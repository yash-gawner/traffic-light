==> flow/design.v <==
module one_lane_traffic_light(
    input clk,
    input rst,
    input pedstrian_button,
    output reg red,
    output reg green,
    output reg yellow
);
reg [1:0]state , next_state;
reg [3:0]timer;
reg sec_tick;
reg [5:0]count;
parameter s0 = 2'b00,   
          s1 = 2'b01,   
          s2 = 2'b10;   
always @(posedge clk or posedge rst)begin
  if(rst)begin
  sec_tick <= 0;
  count <=0;
  end
  else if(count == 50 -1)begin
  sec_tick <= 1;
  count <= 0;
  end
  else begin
  sec_tick <= 0;
  count <= count + 1;
  end
end
always @(posedge clk or posedge rst)begin
   if(rst)
   timer <= 0;
   else if (sec_tick)begin
     if(state != next_state)
     timer <= 0;
     else
     timer <= timer +1;
   end
end
always @(posedge clk or posedge rst)begin
  if(rst)
  state <= s0;
  else
  state <= next_state;
end
always @(*)begin
case(state)
 s0 : begin
   if(timer == 10)
   next_state = s1;
   else if(timer >= 5 && pedstrian_button)
   next_state = s1;
   else
   next_state = s0;
 end
 s1 : begin
   if(timer == 3)
   next_state = s2;
   else
   next_state = s1;
 end
 s2: begin
   if(timer == 10)
   next_state = s0;
   else 
   next_state = s2;
 end
 default : next_state = s0;
endcase
end
always @(*)begin
   red = 0;
   green = 0;
   yellow = 0;
  case(state)
  s0 : green = 1;
  s1 : yellow = 1;
  s2 : red = 1;
  endcase
end
endmodule 
---- From RTL to reports: one_lane_traffic_light ----
What the tools print for one_lane_traffic_light, step after step.
Line numbers count from 1 in the design file above.
Operators: Yosys type, input widths -> output width; for muxes data width and select width s.
Cell names lack the library's common part.
The mark n/a stands for no value.
set-up
  design top .............................. one_lane_traffic_light
  clock input ............................. clk
  cell library ............................ sky130hd
  corner .................................. tt_025C_1v80

---- After elaboration ----
Yosys after proc, flatten, opt, wreduce and memory -nomap, before mapping. Enables and synchronous resets that opt folds into registers are not counted as muxes. Memory bits, and registers merged into a memory's read port (data or address), are not among the register bits. Print and check cells are not counted. Equal cells are merged and count once.
operators by class
  bitwise operators ....................... 0
  muxes and demuxes ....................... 11
  divide/modulo/power cells ............... 0
  reductions and logical operators ........ 2
  eq/ne operators ......................... 6
  shift operators ......................... 0
  add/sub/neg operators ................... 2
  $lt $le $gt $ge ......................... 1
  $mul .................................... 0
operators with widths
  cell                 number
  $add 6x1->6 const B  1
  $eq 6x6->1 const B   1
  $pmux 2 s3           1
  $mux 6               1
  $mux 1               6
  $add 4x1->4 const B  1
  $eq 4x2->1 const B   1
  $ge 4x3->1 const B   1
  $eq 4x4->1 const B   1
  $mux 4               1
  $mux 2               2
  $eq 2x1->1 const B   1
  $ne 2x2->1           1
  $eq 2x2->1 const B   1
  $logic_not 2->1      1
  $logic_and 1x1->1    1
storage and ports
  bits of input ports ..................... 3
  bits in read-only memories .............. 0
  bits in latches ......................... 0
  register bits ........................... 13
  word width x clocked read ports ......... 0
  word-level cells ........................ 26
  bits in writable memories ............... 0
  output and inout bits ................... 3
  memories kept ........................... 0

---- Depth ----
Longest topological path by Yosys (ltp), each cell counted once; first at word level (registers and memories cut), then after technology mapping (sequential cells cut; the memories' decode and read muxes count).
depth
  depth after elaboration ................. 7
  ABC_AREA ................................ 0
  mapped depth ............................ 5
  gate-level depth less buffers ........... 5

---- Mapped cells and area ----
Yosys stat after the flow's synthesis: flattened, memories mapped to cells. It holds for the ABC_AREA given above (unset counts as 0); a run with the other value may have another netlist.
The area totals of this step are shown rounded.
mapped netlist
  cells in the netlist .................... 67
  chip area (Yosys) ....................... 707 sq um
  area of sequential cells ................ 325 sq um
  mapped flip-flops ....................... 13
cell types
  type      number  area in all (sq um)
  dfrtp_1   13      325.312
  ha_1      6       75.072
  xnor2_1   4       35.034
  a211oi_1  4       30.029
  inv_1     7       26.275
  nor2_1    6       22.522
  xor2_1    2       17.517
  a31oi_1   2       12.512
  nand2b_1  2       12.512
  nor2b_1   2       12.512
  o2111a_2  1       12.512
  a41o_2    1       11.261
  mux2i_1   1       10.01
  nand3_2   1       10.01
  o21ai_0   2       10.01
  a221oi_1  1       8.758
  nand4b_1  1       8.758
  nor2b_2   1       8.758
Not listed: further types 9, cells in them 10.

---- Timing after synthesis ----
OpenSTA on the mapped netlist: ideal clock, no wires. The path of least setup slack (recovery checks aside). Input and output delay are each 20% of the period. Register names are those of the netlist, which keeps one name where synthesis merged equal registers.
timing path after synthesis
  path kind ............................... register to register
  start ................................... reg timer[0]
  end ..................................... reg timer[0]
  library setup time ...................... 0.094 ns
  delay of the path ....................... 1.351 ns
  stages on the path ...................... 6
  path slack .............................. 0.499 ns
  buffers on the path ..................... 0
  arrival ................................. 1.257 ns
  period .................................. 1.85 ns
  synthesis period reached ................ 1.351 ns
"delay of the path" = arrival - input delay + setup time.
"stages on the path": output pins that drive a net of the path, with the launching flip-flop's if there is one; two outputs of one cell count as two.
"synthesis period reached" = period - worst setup slack (recovery checks aside). The figure is calculated, with input and output delays left at 20% of the set period.
The rows between start and end are the longest chain of elaborated cells between them; the timing report does not say that the signal goes this way. Where chains are equally long, one stands for them.
A line is the first line of the expression or statement that the cell stems from. Yosys adds cells for indexed reads and writes and turns some case tables into memories.
At most two assigning lines are given for a register; there are more.
on the way, after synthesis
  cell sequence ........................... dfrtp_1 inv_1 ha_1 nor2b_2 o2111a_2 a211oi_1
  cells in the longest elaborated chain ... 7
  elaborated cells on any way between the ends .. 12
  those cells by class .................... add/sub (1); compare (1); eq/ne (3); mux (6); reduce/logical (1)
ends and longest elaborated chain, after synthesis
  what               line  text
  from (decl)        10    reg [3:0]timer;
  from (assign)      32    timer <= 0;
  from (assign)      37    timer <= timer +1;
  $ge 4x3->1         51    else if(timer >= 5 && pedstrian_button)
  $logic_and 1x1->1  51
  $mux 1             51
  $mux 1             49    if(timer == 10)
  $pmux 2 s3         47    case(state)
  $ne 2x2->1         34    if(state != next_state)
  $mux 4             34
  to (assign)        35    timer <= 0;
  to (assign)        37
  to (decl)          10

---- Path in the finished layout ----
Path of least setup slack in the final report of stored run 1 (OpenROAD, finished layout, wires in). Where an end is a register, its clock arrival counts in the times.
timing path after layout
  path kind ............................... register to output
  start ................................... reg state[0]
  end ..................................... out red
  period .................................. 1.86 ns
  path slack .............................. 0.10 ns
  stages on the path ...................... 3
  arrival ................................. 1.39 ns
  buffers on the path ..................... 1
The rows between start and end are the longest chain of elaborated cells between them; the timing report does not say that the signal goes this way. Where chains are equally long, one stands for them.
on the way, after layout
  cell sequence ........................... dfrtp_2 nor2b_2 clkdlybuf4s50_1
  cells in the longest elaborated chain ... 2
  elaborated cells on any way between the ends .. 2
  those cells by class .................... eq/ne (1); mux (1)
ends and longest elaborated chain, after layout
  what           line  text
  from (decl)    9     reg [1:0]state , next_state;
  from (assign)  42    state <= s0;
  from (assign)  44    state <= next_state;
  $eq 2x2->1     75    case(state)
  $mux 1         75
  to (decl)      5     output reg red,

Module one_lane_traffic_light, platform sky130hd: 2 stored runs of the flow (Yosys, OpenROAD) with differing settings, in no particular order. Input and output delays are each 20% of the period that was set; the output load is 0.01 pF.
By "achieved clock period" is meant the clock period of the run minus its worst setup slack. This is arithmetic on one report: input and output delays are still those of the set period (20% each).
"worst path time" means the part of the period allowed to the worst setup path (the constraints hold back 20% at inputs and 20% at outputs) less its slack; where the path has registers, the arrival times of their clocks count too.
"total power of the final layout" is the tool's figure for a default switching activity; nothing was simulated.
The results are shown rounded.

---- stored run 1 ----
settings
  period_ns = 1.86
  CORE_UTILIZATION = 42
  CELL_PAD_IN_SITES_GLOBAL_PLACEMENT = 1
  CELL_PAD_IN_SITES_DETAIL_PLACEMENT = 0
  TNS_END_PERCENT = 90
  MIN_ROUTING_LAYER = met2
  MAX_ROUTING_LAYER = met5
  CAP_MARGIN = 20
  CORE_MARGIN = 2
  SLEW_MARGIN = 20
results
  total power of the final layout ......... 460 uW
  post-route setup TNS .................... 0.000 ns
  achieved clock period ................... 1.762 ns
  worst setup slack after layout .......... 0.098 ns
  worst path time ......................... 1.39 ns
  worst setup path kind ................... register to output
  area of the standard cells in the finished layout .. 816 sq um
  cell area after synthesis ............... 707 sq um
  die outline area ........................ 2030 sq um
  final design utilization ................ 0.529

---- stored run 2 ----
settings
  period_ns = 2.05
  CAP_MARGIN = 20
  CORE_MARGIN = 2
  CORE_UTILIZATION = 40
  SLEW_MARGIN = 20
results
  total power of the final layout ......... 416 uW
  post-route setup TNS .................... 0.000 ns
  achieved clock period ................... 1.938 ns
  worst setup slack after layout .......... 0.112 ns
  worst path time ......................... 1.53 ns
  worst setup path kind ................... register to output
  area of the standard cells in the finished layout .. 801 sq um
  cell area after synthesis ............... 707 sq um
  die outline area ........................ 2120 sq um
  final design utilization ................ 0.474
