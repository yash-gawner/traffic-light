==> flow/design.v <==
module traffic_light_4_lane(
    input clk,
    input rst,
    input pedestrian_ns,
    input pedestrian_ew,
    output reg ns_green,
    output reg ns_yellow,
    output reg ns_red,
    output reg ew_green,
    output reg ew_red,
    output reg ew_yellow
);
parameter s0 = 2'b00,   
          s1 = 2'b01,   
          s2 = 2'b10,   
          s3 = 2'b11;   
reg [1:0]state , next_state;
reg tick_time;
reg [3:0]timer;
reg [5:0]count;   
always @(posedge clk or posedge rst)begin
  if(rst)begin
    tick_time <= 0;
    count <= 0;
  end
   else if(count == 50 - 1) begin  
    tick_time <= 1;
    count <= 0;
  end
  else begin
    tick_time <= 0;
    count <= count + 1;
  end
end
always @(posedge clk or posedge rst)begin
  if(rst)
  timer <= 0;
  else if(tick_time)begin
    if(state != next_state)
    timer <= 0;
    else 
    timer <= timer +1;
  end
end
always @(posedge clk or posedge rst)begin
  if(rst)
  state <= s0;
  else
  state <= next_state;
end
always @(*)begin
  next_state = state;
  case(state)
  s0 : begin
    if(timer == 15)
    next_state = s1;
    else if(timer >= 7 && pedestrian_ns)
    next_state = s1;
    else
    next_state = s0;
  end
  s1 : begin
    if(timer == 4)
    next_state = s2;
    else 
    next_state = s1;
  end
  s2 : begin
    if(timer == 15)
    next_state = s3;
    else if(timer >= 7 && pedestrian_ew)
    next_state = s3;
    else 
    next_state = s2;
  end
  s3 : begin
    if(timer == 4)
    next_state = s0;
    else 
    next_state = s3;
  end
  default : next_state = s0;
 endcase
end
always @(*)begin
    ns_green  = 0;
    ns_yellow = 0;
    ns_red    = 0;
    ew_green  = 0;
    ew_red    = 0;
    ew_yellow = 0;
  case(state)
  s0 : begin
    ns_green =1;
    ew_red =1;
  end
  s1 : begin
    ns_yellow =1;
    ew_red =1;
  end
  s2 : begin
    ns_red = 1;
    ew_green =1;
  end
  s3 : begin
    ns_red = 1;
    ew_yellow =1;
  end
  endcase
end
endmodule
# Step by step through the tools: traffic_light_4_lane
# The steps from the RTL of traffic_light_4_lane to its reports follow in flow order.
# Line numbers count from 1 in the design file above.
# Operators: Yosys type, input widths -> output width; for muxes data width and select width s.
# A cell with n/a has no value.
# setup
top_module	traffic_light_4_lane
clock_port	clk
library	sky130hd
corner	tt_025C_1v80

# Elaborated design
# Yosys after proc, flatten, opt, wreduce and memory -nomap, before mapping. Enables and synchronous resets that opt folds into registers are not counted as muxes. Memory bits, and registers merged into a memory's read port (data or address), are not among the register bits. Print and check cells are not counted. Equal cells are merged and count once.
# word_totals
ff_bits	13
input_bits	4
output_inout_bits	6
word_cells	39
# classes
n_addsub	2
n_cmp	1
eq_ne	7
muxes	16
reduce_logical	9
# ops
op	count
$reduce_or 3->1	4
$pmux 1 s2	6
$pmux 2 s4	1
$add 6x1->6 const B	1
$eq 6x6->1 const B	1
$mux 6	1
$mux 1	5
$eq 2x2->1 const B	2
$reduce_or 2->1	2
$add 4x1->4 const B	1
$ge 4x3->1 const B	1
$eq 4x3->1 const B	1
$eq 4x4->1 const B	1
$mux 4	1
$mux 2	2
$logic_and 1x1->1	2
$eq 2x1->1 const B	1
$ne 2x2->1	1
$logic_not 2->1	1

# Depth
# Depth = most cells in a row (Yosys ltp): at word level without a register or memory, in the mapped netlist without a sequential cell, where the memories' decode and read muxes count.
# depth
depth_word	7
abc_area	0
ltp_mapped	5
depth_no_buf	5

# After synthesis
# Source: synth_stat.txt of the flow (Yosys; design flattened, memories mapped). It holds for the ABC_AREA given above (unset counts as 0); a run with the other value may have another netlist.
# The area totals of this step are shown rounded.
# by_type
type	count	area_total_um2
sky130_fd_sc_hd__dfrtp_1	13	325.312
sky130_fd_sc_hd__ha_1	4	50.048
sky130_fd_sc_hd__inv_1	7	26.275
sky130_fd_sc_hd__xnor2_1	3	26.275
sky130_fd_sc_hd__a211oi_2	2	25.024
sky130_fd_sc_hd__nand3_1	5	25.024
sky130_fd_sc_hd__nor2_1	6	22.522
sky130_fd_sc_hd__xor2_1	2	17.517
sky130_fd_sc_hd__a21oi_1	3	15.014
sky130_fd_sc_hd__mux2i_2	1	13.763
sky130_fd_sc_hd__nand2b_1	2	12.512
sky130_fd_sc_hd__o22ai_1	2	12.512
sky130_fd_sc_hd__buf_6	1	11.261
sky130_fd_sc_hd__nand2_1	3	11.261
sky130_fd_sc_hd__buf_2	2	10.01
sky130_fd_sc_hd__nand3_2	1	10.01
sky130_fd_sc_hd__nand4b_1	1	8.758
sky130_fd_sc_hd__o2111ai_1	1	8.758
# Other cell types: 13; their cells: 14.
# synth_totals
mapped_cells	73
area_um2	720
seqArea_um2	330
ffs	13
buffers	6

# Timing after synthesis
# Path of least setup slack by OpenSTA after synthesis, without wires, with an ideal clock, recovery checks aside; 20% of the period is set as input and as output delay. Where synthesis merged equal registers, the netlist keeps one of their names.
# synth_timing
path_kind	register to register
startpoint	reg timer[0]
endpoint	reg timer[0]
clock_period_ps	1680
setup_time_ps	138
launch_ps	0
t_arrival_ps	1077
required_time_ps	1542
slack_ps	466
delay_ps	1215
stages	5
n_path_buf	0
period_less_setup_slack_ps	1214
# "delay_ps" = arrival - input delay + setup time.
# "stages" counts driving pins, that of a launching flip-flop among them; a cell with two outputs on the path counts twice.
# "period_less_setup_slack_ps" is the clock period less the worst setup slack; recovery checks do not enter. This is arithmetic on one report: input and output delays are still those of the set period (20% each).
# The rows between start and end are the longest chain of elaborated cells between them; the timing report does not say that the signal goes this way. Where chains are equally long, one stands for them.
# A line is the first line of the expression or statement that the cell stems from. Yosys adds cells for indexed reads and writes and turns some case tables into memories.
# At most two assigning lines are given for a register; there are more.
# synth_between
path_cell_list	sky130_fd_sc_hd__dfrtp_1 sky130_fd_sc_hd__ha_1 sky130_fd_sc_hd__nand3_1 sky130_fd_sc_hd__a211oi_2 sky130_fd_sc_hd__o22ai_1
elab_chain_cells	7
cone_cells	15
cone_classes	add/sub (1); compare (1); eq/ne (3); mux (8); reduce/logical (2)
# synth_rtl
item	line	rtl
start: declaration	19	reg [3:0]timer;
start: assignment	37	timer <= 0;
start: assignment	42	timer <= timer +1;
$ge 4x3->1	71	else if(timer >= 7 && pedestrian_ew)
$logic_and 1x1->1	71
$mux 1	71
$mux 1	69	if(timer == 15)
$pmux 2 s4	53	case(state)
$ne 2x2->1	39	if(state != next_state)
$mux 4	39
end: assignment	40	timer <= 0;
end: assignment	42
end: declaration	19

# Path in the finished layout
# Path of least setup slack in the final report of flow run 1 (OpenROAD, finished layout, wires in). Where an end is a register, its clock arrival counts in the times.
# The report prints the path's times to 10 ps; the period is as set.
# layout_timing
path_kind	register to register
startpoint	reg timer[0]
endpoint	reg timer[0]
clock_period_ps	858
setup_time_ps	120
launch_ps	270
t_arrival_ps	1560
required_time_ps	1010
slack_ps	-560
stages	5
n_path_buf	0
# The rows between start and end are the longest chain of elaborated cells between them; the timing report does not say that the signal goes this way. Where chains are equally long, one stands for them.
# At most two assigning lines are given for a register; there are more.
# layout_between
path_cell_list	sky130_fd_sc_hd__dfrtp_1 sky130_fd_sc_hd__ha_2 sky130_fd_sc_hd__nand3_1 sky130_fd_sc_hd__a211oi_4 sky130_fd_sc_hd__o22ai_2
elab_chain_cells	7
cone_cells	15
cone_classes	add/sub (1); compare (1); eq/ne (3); mux (8); reduce/logical (2)
# layout_rtl
item	line	rtl
start: declaration	19	reg [3:0]timer;
start: assignment	37	timer <= 0;
start: assignment	42	timer <= timer +1;
$ge 4x3->1	71	else if(timer >= 7 && pedestrian_ew)
$logic_and 1x1->1	71
$mux 1	71
$mux 1	69	if(timer == 15)
$pmux 2 s4	53	case(state)
$ne 2x2->1	39	if(state != next_state)
$mux 4	39
end: assignment	40	timer <= 0;
end: assignment	42
end: declaration	19

Stored flow runs of traffic_light_4_lane (2 of them; Yosys, OpenROAD, sky130hd). They differ in their settings and are not a sequence. Constraints: input delay and output delay 20% of the set period each, output load 0.01 pF.
"clock_period_reached_ps" means the clock period less the worst setup slack. The figure is calculated, with input and output delays left at 20% of the set period.
"worst_setup_path_time_ps": the worst setup path's part of the clock period (all of it between registers, 20% less for each end at a port) less its slack. A launch clock that arrives late makes it longer, a capture clock that arrives late makes it shorter.
"total_power_uw" rests on the timing tool's default activity at the inputs, not on a simulated workload.
"worst_setup_path_time_ps" is given in steps of 10 ps.
The results are shown rounded.

Flow run 1, flow files:
==> flow/run.sh <==
#!/bin/bash
# the make line also repeats the synthesis and layout settings of config.mk as NAME=value (left out here)
make -C /OpenROAD-flow-scripts/flow DESIGN_CONFIG=/design/flow/config.mk WORK_HOME=/design/flow/orfs CLKGATE_MAP_FILE= finish
==> flow/config.mk <==
export PLATFORM = sky130hd
export DESIGN_NAME = traffic_light_4_lane
export DESIGN_NICKNAME = traffic_light_4_lane
export VERILOG_FILES = /design/flow/design.v
export SDC_FILE = /design/flow/constraint.sdc
export NUM_CORES = 4
export LEC_CHECK = 0
export ABC_AREA = 0
export CAP_MARGIN = 40
export CELL_PAD_IN_SITES_DETAIL_PLACEMENT = 2
export CORE_MARGIN = 2
export CORE_UTILIZATION = 28
export CTS_CLUSTER_DIAMETER = 289
export CTS_CLUSTER_SIZE = 58
export GPL_ROUTABILITY_DRIVEN = 1
export GPL_TIMING_DRIVEN = 1
export MAX_ROUTING_LAYER = met5
export PLACE_DENSITY_LB_ADDON = 0.29
export SETUP_SLACK_MARGIN = -0.04
export SLEW_MARGIN = 20
export TNS_END_PERCENT = 70
==> flow/constraint.sdc <==
create_clock -name core_clock -period 0.858 [get_ports {clk}]
set_input_delay 0.1716 -clock core_clock [delete_from_list [all_inputs] [get_ports {clk}]]
set_output_delay 0.1716 -clock core_clock [all_outputs]
set_load 0.01 [all_outputs]

==> results of flow run 1, as CSV <==
result,value
final_util_pct,46
worst_setup_path_time_ps,1410
worst_path_kind,"register to register"
timing.setup.ws_ps,-560
synth_area_um2,720
die_um2,3000
final_stdcell_area_um2,1100
total_power_uw,1000
clock_period_reached_ps,1414
tns_ps,-7400

Flow run 2, flow files:
==> flow/run.sh <==
#!/bin/bash
# the make line also repeats the synthesis and layout settings of config.mk as NAME=value (left out here)
make -C /OpenROAD-flow-scripts/flow DESIGN_CONFIG=/design/flow/config.mk WORK_HOME=/design/flow/orfs CLKGATE_MAP_FILE= finish
==> flow/config.mk <==
export PLATFORM = sky130hd
export DESIGN_NAME = traffic_light_4_lane
export DESIGN_NICKNAME = traffic_light_4_lane
export VERILOG_FILES = /design/flow/design.v
export SDC_FILE = /design/flow/constraint.sdc
export NUM_CORES = 4
export LEC_CHECK = 0
export CAP_MARGIN = 20
export CORE_ASPECT_RATIO = 1.25
export CORE_MARGIN = 2
export CORE_UTILIZATION = 63
export GPL_TIMING_DRIVEN = 0
export PLACE_DENSITY = 0.65
export SETUP_SLACK_MARGIN = 0.16
export SLEW_MARGIN = 30
==> flow/constraint.sdc <==
create_clock -name core_clock -period 1.09 [get_ports {clk}]
set_input_delay 0.2180 -clock core_clock [delete_from_list [all_inputs] [get_ports {clk}]]
set_output_delay 0.2180 -clock core_clock [all_outputs]
set_load 0.01 [all_outputs]

==> results of flow run 2, as CSV <==
result,value
final_util_pct,94
worst_setup_path_time_ps,1360
worst_path_kind,"register to register"
timing.setup.ws_ps,-270
synth_area_um2,720
die_um2,1400
final_stdcell_area_um2,1000
total_power_uw,800
clock_period_reached_ps,1358
tns_ps,-2900
